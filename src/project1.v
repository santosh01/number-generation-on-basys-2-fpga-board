==> flow/design.v <==
module ctrl(clk,rst,but0,digit0,digit1,dp,an,sseg);
input       clk    ;  
input       rst    ;  
input       but0   ;  
input [6:0] digit0 ;  
input [6:0] digit1 ;  
output       dp    ;  
output [3:0] an    ;  
output [6:0] sseg  ;  
localparam N = 18  ;  
wire         dp    ; 
reg [3:0 ] an      ;
reg [6:0 ] sseg    ;
reg [6:0 ] sseg3, sseg2, sseg1, sseg0;  
reg [N-1:0]count   ;           
reg        temp    ;
assign dp     = 1'b1 ;  
always@(posedge clk or posedge rst) begin
  if(rst) begin
     sseg3 = 7'b1111111; 
     sseg2 = 7'b1111111; 
     sseg1 = 7'b1111111; 
     sseg0 = 7'b1111111; 
  end else if(but0) begin
     sseg3 = 7'b1111111; 
     sseg2 = 7'b1111111; 
     sseg1 = digit1;  
     sseg0 = digit0;  
  end
end
always @ (posedge clk or posedge rst) begin
  if (rst)
   count <= 1'b0     ;  
  else
   count <= count + 1;  
end
always @ (*) begin
  case(count[N-1:N-2])  
   2'b00 :  begin
	         temp = 1'b0;
            sseg = sseg0  ; 
            an   = 4'b1110; 
            end
   2'b01:   begin
	         temp = 1'b0  ;
            sseg = sseg1  ; 
            an = 4'b1101  ; 
            end
   2'b10:   begin
	         temp = 1'b0  ;
            sseg = sseg2  ; 
            an   = 4'b1111; 
            end
   2'b11:   begin
	         temp = 1'b1   ;
            sseg = sseg3  ; 
            an   = 4'b1111; 
            end
  endcase
 end
endmodule
module project(rst,clk,but0,ssw,sseg,an,dp,led); 
input        rst          ;  
input        clk          ;  
input        but0         ;  
input  [7:0] ssw          ;  
output [3:0] an           ;  
output       dp           ;  
output [6:0] sseg         ;  
output [7:0] led          ;  
wire   [13:0] digits      ;
wire   [ 3:0] an          ;
wire   [ 6:0] sseg        ;
switch_decode  sd0( .slide_switch(ssw)
                   ,.outp(digits)
                   ,.ledout(led)
						 );
ctrl  ctrl0( .clk(clk)
            ,.rst(rst)
            ,.but0(but0)
            ,.digit0(digits[6:0])
            ,.digit1(digits[13:7])
            ,.dp(dp)
            ,.an(an)
            ,.sseg(sseg)
				);
endmodule
module switch_decode(slide_switch,outp,ledout); 
input   [7:0] slide_switch ; 
output  [13:0] outp        ; 
output  [7:0] ledout       ; 
reg     [13:0] outp        ;
assign ledout = slide_switch ;  
always@(slide_switch)begin
  case(slide_switch)
       8'b0000_0000: outp = 14'b1000000_1000000    ;  
       8'b1000_0001: outp = 14'b0000000_1111001    ;  
       8'b1000_0010: outp = 14'b0000000_0100100    ;  
       8'b1000_0100: outp = 14'b0000000_0011001    ;  
       8'b1000_1000: outp = 14'b0000000_0000000    ;  
       8'b1001_0000: outp = 14'b0010000_1000000    ;  
       8'b1010_0000: outp = 14'b0001000_1000000    ;  
       8'b1100_0000: outp = 14'b1000110_1000000    ;  
       8'b0100_0001: outp = 14'b0011001_1111001    ;  
       8'b0100_0010: outp = 14'b0011001_0100100    ;  
       8'b0100_0100: outp = 14'b0011001_0011001    ;  
       8'b0100_1000: outp = 14'b0011001_0000000    ;  
       8'b0101_0000: outp = 14'b0010010_1000000    ;  
       8'b0110_0000: outp = 14'b0000010_1000000    ;  
       8'b0010_0001: outp = 14'b0100100_1111001    ;  
       8'b0010_0010: outp = 14'b0100100_0100100    ;  
       8'b0010_0100: outp = 14'b0100100_0011001    ;  
       8'b0010_1000: outp = 14'b0100100_0000000    ;  
       8'b0011_0000: outp = 14'b0110000_1000000    ;  
       8'b0001_0001: outp = 14'b1111001_1111001    ;  
       8'b0001_0010: outp = 14'b1111001_0100100    ;  
       8'b0001_0100: outp = 14'b1111001_0011001    ;  
       8'b0001_1000: outp = 14'b1111001_0000000    ;  
       8'b0000_1001: outp = 14'b1000000_0010000    ;  
       8'b0000_1010: outp = 14'b1000000_0001000    ;  
       8'b0000_1100: outp = 14'b1000000_1000110    ;  
       8'b0000_0101: outp = 14'b1000000_0010010    ;  
       8'b0000_0110: outp = 14'b1000000_0000010    ;  
       8'b0000_0011: outp = 14'b1000000_0110000    ;  
          default  : outp = 14'b0000110_0101111    ;  
endcase
end
endmodule
# Step by step through the tools: project
# The steps from the RTL of project to its reports follow in flow order.
# Line numbers count from 1 in the design file above.
# Operators: Yosys type, input widths -> output width; for muxes data width and select width s.
# Cell names lack the library's common part.
# The mark -- stands for no value.
# inputs
design	project
clock_port	clk
cell_library	sky130hd
pvt_corner	tt_025C_1v80

# After elaboration
# Source: Yosys, flattened and elaborated, memories not mapped. Widths are those after wreduce; folded enables and synchronous resets count as part of the registers. Registers that Yosys merges into a memory's read port (data or address) are not register bits. Print and check cells do not count. Equal cells are merged and count once.
# word_totals
ff_bits	32
output_inout_bits	20
elab_cells	41
# classes
addsub	1
eq_ne	31
muxes	3
n_reduce_logical	3
# op_table
operator	count
$pmux 14 s29	1
$eq 8x8->1 const B	7
$eq 8x7->1 const B	6
$eq 8x6->1 const B	5
$eq 8x5->1 const B	4
$eq 8x4->1 const B	3
$pmux 7 s3	1
$add 18x1->18 const B	1
$eq 8x3->1 const B	2
$pmux 4 s3	1
$eq 8x2->1 const B	1
$logic_not 8->1	1
$eq 2x2->1 const B	2
$eq 2x1->1 const B	1
$logic_not 2->1	1
$reduce_or 2->1	1

# Logic depth
# Yosys ltp: most cells in a row. Word level: on the elaborated netlist, between registers, memories and ports. Mapped: between sequential cells and ports; inverters and the memories' decode and read muxes count.
# depth
ltp_word	3
abc_area	0
mapped_depth	7
ltp_nobuf	6

# After synthesis
# The flow's flattened synthesis, as Yosys stat reports it; memories are mapped. The netlist is that of the ABC_AREA named above (0 if unset); the other value can give another one.
# by_type
cell_type	count	type_area_um2
dfrtp_1	18	450.432
dfstp_2	14	367.853
xnor2_1	15	131.376
buf_4	12	90.086
nand2_1	24	90.086
xor2_1	9	78.826
mux2i_1	7	70.067
nor2_1	17	63.811
nand3_1	9	45.043
o21ai_0	9	45.043
inv_1	11	41.29
o22ai_1	6	37.536
a21oi_1	7	35.034
buf_2	7	35.034
a2111oi_4	1	27.526
or4b_4	2	27.526
a211oi_2	2	25.024
nor4_2	2	25.024
# Not listed: further types 42, cells in them 62.
# synth_totals
stdcells	234
yosys_area_um2	2224.6
ffs	32
# The figures by module come from a second, unflattened synthesis with its own total; it is not the netlist above.
# unflattened
hier_cells	249
hier_area_um2	2402.3
# Each row is one instance without its submodules.
# modules
mod	n_inst	n_cells	mod_area_um2
ctrl	1	113	1452.6
switch_decode	1	136	949.7
project	1	0	0.0

# Path before layout
# Path of least setup slack by OpenSTA after synthesis, without wires, with an ideal clock, recovery checks aside; 20% of the period is set as input and as output delay. Where synthesis merged equal registers, the netlist keeps one of their names.
# synth_path
path_kind	input-to-reg
startpoint	input port ssw[2]
endpoint	register ctrl0.sseg0[5]
period_ps	2380
input_delay_ps	476
setup_ps	104
arrival_time_ps	1687
required_ps	2276
path_slack_ps	590
delay_ps	1315
driving_pins	6
n_path_buf	1
synth_period_reached_ps	1790
# "delay_ps" = arrival - input delay + setup time.
# "driving_pins" counts driving pins, that of a launching flip-flop among them; a cell with two outputs on the path counts twice.
# "synth_period_reached_ps" is the clock period less the worst setup slack; recovery checks do not enter. This is arithmetic on one report: input and output delays are still those of the set period (20% each).
# The rows between start and end are the longest chain of elaborated cells between them; the timing report does not say that the signal goes this way. Where chains are equally long, one stands for them.
# Each line given opens the expression or statement behind the cell; cells for indexed reads and writes are added by Yosys, which also makes memories of some case tables.
# synth_between
cell_sequence	buf_6 > or4b_4 > o31ai_4 > a211oi_2 > nand4_4 > o221ai_1
elab_chain_len	2
# synth_lines
element	line_no	text
start, declared	66	input  [7:0] ssw          ;
$eq 8x2->1	95	case(slide_switch)
$pmux 14 s29	95
end, assigned	23	sseg0 = 7'b1111111;
end, assigned	28	sseg0 = digit0;
end, declared	14	reg [6:0 ] sseg3, sseg2, sseg1, sseg0;

# Timing after layout
# From the final timing report of entry A: the path of least setup slack in the routed layout; clock arrival at registers is part of the times.
# The report prints the path's times to 10 ps; the period is as set.
# layout_path
path_kind	reg-to-output
startpoint	register ctrl0.count[16]
endpoint	output port an[0]
period_ps	1660
output_delay_ps	330
arrival_time_ps	1340
required_ps	1330
path_slack_ps	-10
driving_pins	5
n_path_buf	3
# The rows between start and end are the longest chain of elaborated cells between them; the timing report does not say that the signal goes this way. Where chains are equally long, one stands for them.
# layout_between
cell_sequence	dfrtp_1 > buf_4 > buf_6 > or2_2 > buf_2
elab_chain_len	3
# layout_lines
element	line_no	text
start, declared	15	reg [N-1:0]count   ;
start, assigned	33	count <= 1'b0     ;
start, assigned	35	count <= count + 1;
$eq 2x2->1	38	case(count[N-1:N-2])
$reduce_or 2->1	--
$pmux 4 s3	38
end, declared	67	output [3:0] an           ;

# Stored flow runs of project (2 of them; Yosys, OpenROAD, sky130hd). They differ in their settings and are not a sequence. Constraints: input delay and output delay 20% of the set period each, output load 0.01 pF.
# "achieved_clock_period_ps" = clock period - worst setup slack. The figure is calculated, with input and output delays left at 20% of the set period.
# Among the settings, n/a means not set for that run.
stored run	period_ns	CORE_UTILIZATION	SETUP_SLACK_MARGIN	PLACE_DENSITY_LB_ADDON	ABC_AREA	GPL_TIMING_DRIVEN	GPL_ROUTABILITY_DRIVEN	CTS_CLUSTER_DIAMETER	CAP_MARGIN	CORE_MARGIN	SLEW_MARGIN	CELL_PAD_IN_SITES_GLOBAL_PLACEMENT	TNS_END_PERCENT	MAX_ROUTING_LAYER	final_util_pct	finalCellArea_um2	worst_hold_slack_ps	total_die_area_um2	setup_worst_slack_ps	setupTns_ps	ys_area_um2	achieved_clock_period_ps
entry A	1.66	47	0.13	0.28	0	0	1	186	20	2	20	n/a	n/a	n/a	66.3	3069.2	469	5299.8	-15	-15	2224.6	1675
entry B	2.37	28	0.56	n/a	1	0	1	n/a	20	8	20	3	65	met5	36.4	2608.8	446	10366.3	568	0	2062.0	1802
